==> flow/design.v <==
module BIST_controller (
  input wire start, rst, clk, stop,
  output wire tmode
);
parameter reset = 1'b 0, test = 1'b 1;
reg current = reset;
always @ (posedge clk) begin
  if (rst)
    current <= reset;
  else
  case(current)
    reset: if (start)
      current <= test;
      else
      current <= reset;
    test: if (stop)
      current <= reset;
      else
      current <= test;
  default:
    current <= reset;
  endcase
end
assign tmode = (current == test) ? 1'b 1 : 1'b 0;
endmodule
module comparator #(parameter wlength=4)(
  input wire clk,
  input wire [wlength-1:0] in1, in2,
  output reg out
);
wire check;
assign check = (in1 == in2) ? 1'b 1 : 1'b 0;
always@(posedge clk) begin
  out <= check;
end
endmodule
module counter #(parameter length = 12)(
  input wire clk, ud, en, rst,
  output wire [length-1:0] q,
  output stop
);
reg [length-1:0] cnt_reg;
always @(posedge clk) begin
  if(rst|stop) cnt_reg <= {length{1'b0}};
  else if (en) begin
    if (ud) begin
      cnt_reg <= cnt_reg + 1;
    end
    else cnt_reg <= cnt_reg - 1;
  end
end
assign q = cnt_reg;
assign stop = cnt_reg[length-1]&cnt_reg[length-2];
endmodule
module decoder #(parameter wlength=4)(
  input wire clk,
  input wire [3:0] in,
  output reg [wlength-1:0] out
);
reg [wlength-1:0] out_temp_reg;
reg negate;
always@(posedge clk) begin
  case(in[2:1])
    'd0: out_temp_reg <= {wlength/4{4'b0000}};
    'd1: out_temp_reg <= {wlength/4{4'b0101}};
    'd2: out_temp_reg <= {wlength/4{4'b0011}};
    default: out_temp_reg <= {wlength{1'bx}};
  endcase
  negate <= in[3]~^in[0];
  out <= negate ? ~out_temp_reg : out_temp_reg;
end
endmodule
module TOP #(parameter wcount=256, wlength=4)(
  input wire start, rst, clk, rwbarin,
  input wire [wlength-1:0] datain,
  input wire [$clog2(wcount)-1:0] address,
  output wire [wlength-1:0] dataout,
  output reg fail
);
wire tmode, ud, cnt_en, rwbar, rwbartest, stop;
wire [$clog2(wcount)-1:0] addrmem, addrtest;
wire [$clog2(wcount)+3:0] count;
wire [wlength-1:0] datamem, datatest, ramout;
wire [3:0] decode_in;
BIST_controller BIST_CTRL (
  .start(start),
  .rst(rst),
  .clk(clk),
  .stop(stop),
  .tmode(tmode)
);
reg [7:0] tmode_ppln;
always@(posedge clk) begin
  tmode_ppln[7:0] <= {tmode_ppln[6:0],tmode};
end
counter #(.length($clog2(wcount)+4)) CNT (
  .clk(clk),
  .ud(ud),
  .en(cnt_en),
  .rst(rst),
  .q(count),
  .stop(stop)
);
reg [6:0] rwbartest_ppln;
always@(posedge clk) begin
  rwbartest_ppln[6:0] <= {rwbartest_ppln[5:3],rwbar,rwbartest_ppln[1:0],rwbartest};
end
assign ud = 1'b1;
assign cnt_en = tmode & tmode_ppln[0];
assign rwbartest = (~count[$clog2(wcount)]) & (~stop);
assign rwbar = (~tmode_ppln[2]) ? rwbarin:rwbartest_ppln[2];
assign addrtest = count[$clog2(wcount)-1:0];
assign decode_in = {count[0],count[$clog2(wcount)+3:$clog2(wcount)+1]};
reg [$clog2(wcount)-1:0] addrtest_ppln0, addrtest_ppln1;
always@(posedge clk) begin
  addrtest_ppln0 <= addrtest;
  addrtest_ppln1 <= addrtest_ppln0;
end
decoder #(.wlength(wlength)) DECODE (
  .clk(clk),
  .in(decode_in),
  .out(datatest)
);
mux #(.length(wlength)) DMUX (
  .clk(clk),
  .sel(tmode_ppln[2]),
  .in0(datain),
  .in1(datatest),
  .out(datamem)
);
mux #(.length($clog2(wcount))) AMUX (
  .clk(clk),
  .sel(tmode_ppln[2]),
  .in0(address),
  .in1(addrtest_ppln1),
  .out(addrmem)
);
single_port_ram #(.wcount(wcount),.wlength(wlength)) RAM_MEM (
  .datain(datamem),
  .addr(addrmem),
  .we(rwbar),
  .clk(clk),
  .dataout(ramout)
);
reg [wlength-1:0] ramout_ppln0;
always@(posedge clk) begin
  ramout_ppln0 <= ramout;
end
reg [wlength-1:0] datatest_ppln0, datatest_ppln1, datatest_ppln2, datatest_ppln3;
always@(posedge clk) begin
  datatest_ppln0 <= datatest;
  datatest_ppln1 <= datatest_ppln0;
  datatest_ppln2 <= datatest_ppln1;
  datatest_ppln3 <= datatest_ppln2;
end
comparator #(.wlength(wlength)) COMP (
  .clk(clk),
  .in1(datatest_ppln3),
  .in2(ramout_ppln0),
  .out(eq)
);
always @(posedge clk) begin
  if (rst) fail <= 1'b0;
  else begin
    if (tmode_ppln[7] && ~rwbartest_ppln[6]) begin
      case(eq)
      'd1: fail <= 1'b0;
      default: fail <= 1'b1;
      endcase
    end
    else fail <= 1'b0;
  end
end
assign dataout = ramout;
endmodule
module mux #(parameter length=4)(
  input clk,
  input sel,
  input wire [length-1:0] in0, in1,
  output reg [length-1:0] out
);
always@(posedge clk) begin
  case(sel)
    'd0: out <= in0;
    'd1: out <= in1;
    default: out <= {length{1'bx}};
  endcase
end
endmodule
module single_port_ram #(parameter wcount=256, wlength=4) (
  input wire [wlength-1:0] datain,
  input wire [$clog2(wcount)-1:0] addr,
  input wire we, clk,
  output reg [wlength-1:0] dataout
);
reg [wlength-1:0] ram1[(wcount/8)-1:0];
reg [wlength-1:0] ram2[(wcount/8)-1:0];
reg [wlength-1:0] ram3[(wcount/8)-1:0];
reg [wlength-1:0] ram4[(wcount/8)-1:0];
reg [wlength-1:0] ram5[(wcount/8)-1:0];
reg [wlength-1:0] ram6[(wcount/8)-1:0];
reg [wlength-1:0] ram7[(wcount/8)-1:0];
reg [wlength-1:0] ram8[(wcount/8)-1:0];
reg [2:0] mem_sel, mem_sel_reg;
reg [$clog2(wcount)-4:0] mem_addr, mem_addr_reg;
reg [wlength-1:0] datain_reg, dataout_buffer1, dataout_buffer2, dataout_buffer3, dataout_buffer4, dataout_buffer5, dataout_buffer6, dataout_buffer7, dataout_buffer8;
reg we_reg;
always@(posedge clk) begin
  mem_sel <= addr[$clog2(wcount)-1:$clog2(wcount)-3];
  mem_addr <= addr[$clog2(wcount)-4:0];
  datain_reg <= datain;
  we_reg <= we;
  if (we_reg) begin
    case(mem_sel)
      'd0: ram1[mem_addr] <= datain_reg;
      'd1: ram2[mem_addr] <= datain_reg;
      'd2: ram3[mem_addr] <= datain_reg;
      'd3: ram4[mem_addr] <= datain_reg;
      'd4: ram5[mem_addr] <= datain_reg;
      'd5: ram6[mem_addr] <= datain_reg;
      'd6: ram7[mem_addr] <= datain_reg;
      'd7: ram8[mem_addr] <= datain_reg;
      default: ;  
    endcase
  end
  dataout_buffer1 <= ram1[mem_addr];
  dataout_buffer2 <= ram2[mem_addr];
  dataout_buffer3 <= ram3[mem_addr];
  dataout_buffer4 <= ram4[mem_addr];
  dataout_buffer5 <= ram5[mem_addr];
  dataout_buffer6 <= ram6[mem_addr];
  dataout_buffer7 <= ram7[mem_addr];
  dataout_buffer8 <= ram8[mem_addr];
  mem_sel_reg <= mem_sel;
end
always@(*) begin
  case(mem_sel_reg)
    'd0: dataout = dataout_buffer1;
    'd1: dataout = dataout_buffer2;
    'd2: dataout = dataout_buffer3;
    'd3: dataout = dataout_buffer4;
    'd4: dataout = dataout_buffer5;
    'd5: dataout = dataout_buffer6;
    'd6: dataout = dataout_buffer7;
    'd7: dataout = dataout_buffer8;
    default: ;  
  endcase
end
endmodule
# Step by step through the tools: TOP
# Tool output for the design above, in the order of the flow.
# Line numbers count from 1 in the design file above.
design:
  design: "TOP"
  clock: "clk"
  lib: "sky130hd"
  corner: "tt_025C_1v80"

# Word-level counts
# Yosys after proc, flatten, opt, wreduce and memory -nomap, before mapping. Enables and synchronous resets that opt folds into registers are not counted as muxes. Memory bits, and registers merged into a memory's read port (data or address), are not among the register bits. Print and check cells are not counted. Equal cells are merged and count once.
# Memory sizes are those after Yosys's memory passes, which may raise the word count (mostly to a power of two), join words into wider ones and drop unused or constant bits.
bits:
  rom_bits: 0
  in_bits: 16
  regBits: 103
  clocked_rd_ports_x_width: 32
  ram_bits: 1024
  latchBits: 0
  mem_count: 8
mem_list:
  columns: ["name", "size", "width", "rd", "wr", "line_no", "text"]
  rows:
  - ["RAM_MEM.ram1", 32, 4, 1, 1, 196, "reg [wlength-1:0] ram1[(wcount/8)-1:0];"]
  - ["RAM_MEM.ram2", 32, 4, 1, 1, 197, "reg [wlength-1:0] ram2[(wcount/8)-1:0];"]
  - ["RAM_MEM.ram3", 32, 4, 1, 1, 198, "reg [wlength-1:0] ram3[(wcount/8)-1:0];"]
  - ["RAM_MEM.ram4", 32, 4, 1, 1, 199, "reg [wlength-1:0] ram4[(wcount/8)-1:0];"]
  - ["RAM_MEM.ram5", 32, 4, 1, 1, 200, "reg [wlength-1:0] ram5[(wcount/8)-1:0];"]
  - ["RAM_MEM.ram6", 32, 4, 1, 1, 201, "reg [wlength-1:0] ram6[(wcount/8)-1:0];"]
# Memories not listed: 2.
classes:
  reduce_logical: 13
  n_mux: 60
  bitwise: 12
  eq_ne: 17
  n_mul: 0
  n_shift: 0
  add_sub_neg: 1
  div: 0
  cmp: 0
ops:
  columns: ["cell", "count"]
  rows:
  - ["two-way mux 5 bit", 16]
  - ["two-way mux 4 bit", 17]
  - ["OR reduction 7 bit", 8]
  - ["case mux 4 bit (select 8 bit)", 1]
  - ["equality test 3 bit with constant B", 8]
  - ["case mux 1 bit (select 2 bit)", 9]
  - ["case mux 8 bit (select 2 bit)", 1]
  - ["two-way mux 1 bit", 14]
  - ["adder 12 x 1 -> 12 bit with constant B", 1]
  - ["equality test 3 x 2 -> 1 bit with constant B", 4]
  - ["case mux 4 bit (select 3 bit)", 1]
  - ["case mux 4 bit (select 2 bit)", 1]
  - ["NOT 1 bit", 6]
  - ["equality test 3 x 1 -> 1 bit with constant B", 2]
  - ["logical NOT 3 bit", 2]
  - ["equality test 4 bit", 1]
  - ["NOT 4 bit", 1]
  - ["bitwise AND 1 bit", 3]
  - ["equality test 2 x 1 -> 1 bit with constant B", 1]
  - ["equality test 2 bit with constant B", 1]
  - ["logical NOT 2 bit", 1]
  - ["OR reduction 2 bit", 1]
  - ["OR 1 bit", 1]
  - ["XNOR 1 bit", 1]
  - ["logical AND 1 bit", 1]

# Depth
# Longest topological path by Yosys (ltp), each cell counted once; first at word level (registers and memories cut), then after technology mapping (sequential cells cut; the memories' decode and read muxes count).
logic_depth:
  word_depth: 4
  ABC_AREA: 0
  mapped_depth: 8
  ltp_nobuf: 5

# Netlist
# Source: synth_stat.txt of the flow (Yosys; design flattened, memories mapped). It holds for the ABC_AREA given above (unset counts as 0); a run with the other value may have another netlist.
# Totals and module areas in this step are rounded.
mapped:
  sequential_area_um2: 33000
  stdcells: 2621
  area_um2: 44000
  ffs: 1157
types:
  columns: ["type", "count", "type_area_um2"]
  rows:
  - ["sky130_fd_sc_hd__edfxtp_1", 1024, 3.07E+04]
  - ["sky130_fd_sc_hd__mux2i_1", 515, 5.15E+03]
  - ["sky130_fd_sc_hd__dfxtp_1", 133, 2.66E+03]
  - ["sky130_fd_sc_hd__o22ai_1", 256, 1.6E+03]
  - ["sky130_fd_sc_hd__nor2_1", 273, 1.02E+03]
  - ["sky130_fd_sc_hd__buf_2", 91, 455.437]
  - ["sky130_fd_sc_hd__nor4_1", 65, 406.64]
  - ["sky130_fd_sc_hd__nand2_1", 74, 277.766]
  - ["sky130_fd_sc_hd__clkbuf_1", 52, 195.187]
  - ["sky130_fd_sc_hd__mux2_2", 14, 157.651]
  - ["sky130_fd_sc_hd__xor2_1", 15, 131.376]
  - ["sky130_fd_sc_hd__buf_6", 11, 123.869]
  - ["sky130_fd_sc_hd__mux4_2", 4, 90.086]
  - ["sky130_fd_sc_hd__nand3_1", 17, 85.082]
  - ["sky130_fd_sc_hd__nand4bb_1", 6, 67.565]
  - ["sky130_fd_sc_hd__ha_1", 4, 50.048]
  - ["sky130_fd_sc_hd__nor2b_1", 8, 50.048]
  - ["sky130_fd_sc_hd__nand4b_1", 4, 35.034]
# Other cell types: 23; their cells: 55.
# By module: a second synthesis without flattening, with its own total; a netlist apart from the flattened one above.
hier_totals:
  cells_unflattened: 2666
  area_unflattened_um2: 44000
# Rows give one instance, submodules left out.
modules:
  columns: ["module", "mod_area_um2", "instances", "n_cells", "mod_seq_area_um2"]
  rows:
  - ["single_port_ram", 41000, 1, 2449, 32000]
  - ["TOP", 1100, 1, 57, 1000]
  - ["counter #(length=12)", 950, 1, 108, 240]
  - ["mux #(length=8)", 290, 1, 17, 160]
  - ["decoder #(wlength=4)", 230, 1, 17, 160]
  - ["mux #(length=4)", 130, 1, 8, 80]
  - ["comparator #(wlength=4)", 68, 1, 6, 20]
  - ["BIST_controller", 49, 1, 4, 20]

# Path before layout
# Source: OpenSTA report_checks on the synthesized netlist (no wires, ideal clock, input and output delay 20% of the period each), path of least setup slack; recovery checks are left aside. Register names are those of the netlist, which keeps one name where synthesis merged equal registers.
synth_timing:
  kind: "reg2reg"
  from: "reg RAM_MEM.datain_reg[0]"
  to: "mem RAM_MEM.ram1[0][0]"
  setup_time_ps: 852
  delay_ps: 4234
  slack_ps: 326
  clock_period_ps: 4560
  t_arrival_ps: 3382
  required_time_ps: 3708
  driving_pins: 1
  period_less_setup_slack_ps: 4234
# "delay_ps" = arrival - input delay + setup time.
# "driving_pins": output pins that drive a net of the path, with the launching flip-flop's if there is one; two outputs of one cell count as two.
# "period_less_setup_slack_ps" is the clock period less the worst setup slack; recovery checks do not enter. This is arithmetic on one report: input and output delays are still those of the set period (20% each).
# The rows between start and end are the longest chain of elaborated cells between them; the timing report does not say that the signal goes this way. Where chains are equally long, one stands for them.
# Each line given opens the expression or statement behind the cell; cells for indexed reads and writes are added by Yosys, which also makes memories of some case tables.
synth_between:
  cell_sequence: "sky130_fd_sc_hd__dfxtp_1"
  elab_chain_len: 2
  cone_cells: 2
  cone_classes: "mux (2)"
synth_lines:
  columns: ["item", "line_no", "text"]
  rows:
  - ["from (decl)", 206, "reg [wlength-1:0] datain_reg, dataout_buffer1, dataout_buffer2, dataout_buffer3, dataout_buffer4, dataout_buff ..."]
  - ["from (assign)", 211, "datain_reg <= datain;"]
  - ["two-way mux 4 bit", 214, "case(mem_sel)"]
  - ["two-way mux 4 bit", 213, "if (we_reg) begin"]
  - ["to (decl)", 196, "reg [wlength-1:0] ram1[(wcount/8)-1:0];"]

# Worst path after layout
# Path of least setup slack in the final report of run B (OpenROAD, finished layout, wires in). Where an end is a register, its clock arrival counts in the times.
# The report prints the path's times to 10 ps; the period is as set.
layout_timing:
  kind: "reg2out"
  from: "reg RAM_MEM.mem_sel_reg[1]"
  to: "out dataout[1]"
  required_time_ps: 4660
  driving_pins: 6
  slack_ps: 1860
  output_delay_ps: 1170
  clock_period_ps: 5830
  t_arrival_ps: 2800
# The rows between start and end are the longest chain of elaborated cells between them; the timing report does not say that the signal goes this way. Where chains are equally long, one stands for them.
layout_between:
  cell_sequence: "sky130_fd_sc_hd__dfxtp_1 -> sky130_fd_sc_hd__nor2_1 -> sky130_fd_sc_hd__o21ai_0 -> sky130_fd_sc_hd__o211ai_1 -> sky130_fd_sc_hd__a22oi_1 -> sky130_fd_sc_hd__clkdlybuf4s50_1"
  elab_chain_len: 2
  cone_cells: 9
  cone_classes: "eq/ne (7); mux (1); reduce/logical (1)"
layout_lines:
  columns: ["item", "line_no", "text"]
  rows:
  - ["from (decl)", 204, "reg [2:0] mem_sel, mem_sel_reg;"]
  - ["from (assign)", 234, "mem_sel_reg <= mem_sel;"]
  - ["equality test 3 bit", 237, "case(mem_sel_reg)"]
  - ["case mux 4 bit (select 8 bit)", 237, null]
  - ["to (decl)", 77, "output wire [wlength-1:0] dataout,"]

# Stored flow runs of TOP (2 of them; Yosys, OpenROAD, sky130hd). They differ in their settings and are not a sequence. Constraints: input delay and output delay 20% of the set period each, output load 0.01 pF.
# "achieved_clock_period_ps": clock period set for the run, less the worst setup slack. It is reckoned from that one timing run; input and output delays stay at 20% of the period that was set.
# By "timing.worst_path_ps" is meant the share of the clock period that the worst setup path is allowed (20% is reserved at inputs, 20% at outputs), minus its slack. Clock arrival times at its registers enter into it.
# "final_power_uw": no workload was simulated; the value follows from the tool's default switching activity.
# "timing.worst_path_ps" is given in steps of 10 ps.
# The results are shown rounded.
runs:
  - name: "run A"
    settings:
      period_ns: 3.96
      CORE_UTILIZATION: 48
      PLACE_DENSITY_LB_ADDON: 0.24
      HOLD_SLACK_MARGIN: 0.27
      CORE_ASPECT_RATIO: 0.65
      CORE_MARGIN: 7
      CELL_PAD_IN_SITES_DETAIL_PLACEMENT: 0
      GPL_TIMING_DRIVEN: 0
      CTS_CLUSTER_SIZE: 38
      CTS_CLUSTER_DIAMETER: 260
      CAP_MARGIN: 5
      SLEW_MARGIN: 30
      MIN_ROUTING_LAYER: "met2"
      MAX_ROUTING_LAYER: "met4"
    outcome: "no final report: routing broke off with GRT-0116"
  - name: "run B"
    settings:
      period_ns: 5.83
      CORE_UTILIZATION: 67
      PLACE_DENSITY_LB_ADDON: 0.08
      GPL_ROUTABILITY_DRIVEN: 0
      CTS_CLUSTER_SIZE: 83
      SLEW_MARGIN: 20
      MAX_ROUTING_LAYER: "met5"
      CAP_MARGIN: 20
      CORE_MARGIN: 2
    results:
      util_frac: 0.75
      setup_worst_slack_ps: 1900
      ws_hold_ps: 320
      timing.worst_path_ps: 2800
      path_kind: "reg2out"
      tns_ps: 0
      achieved_clock_period_ps: 3969
      layout_stdcell_area_um2: 48000
      final_die_area_um2: 67000
      final_power_uw: 18000
      yosys.chip_area_um2: 44000
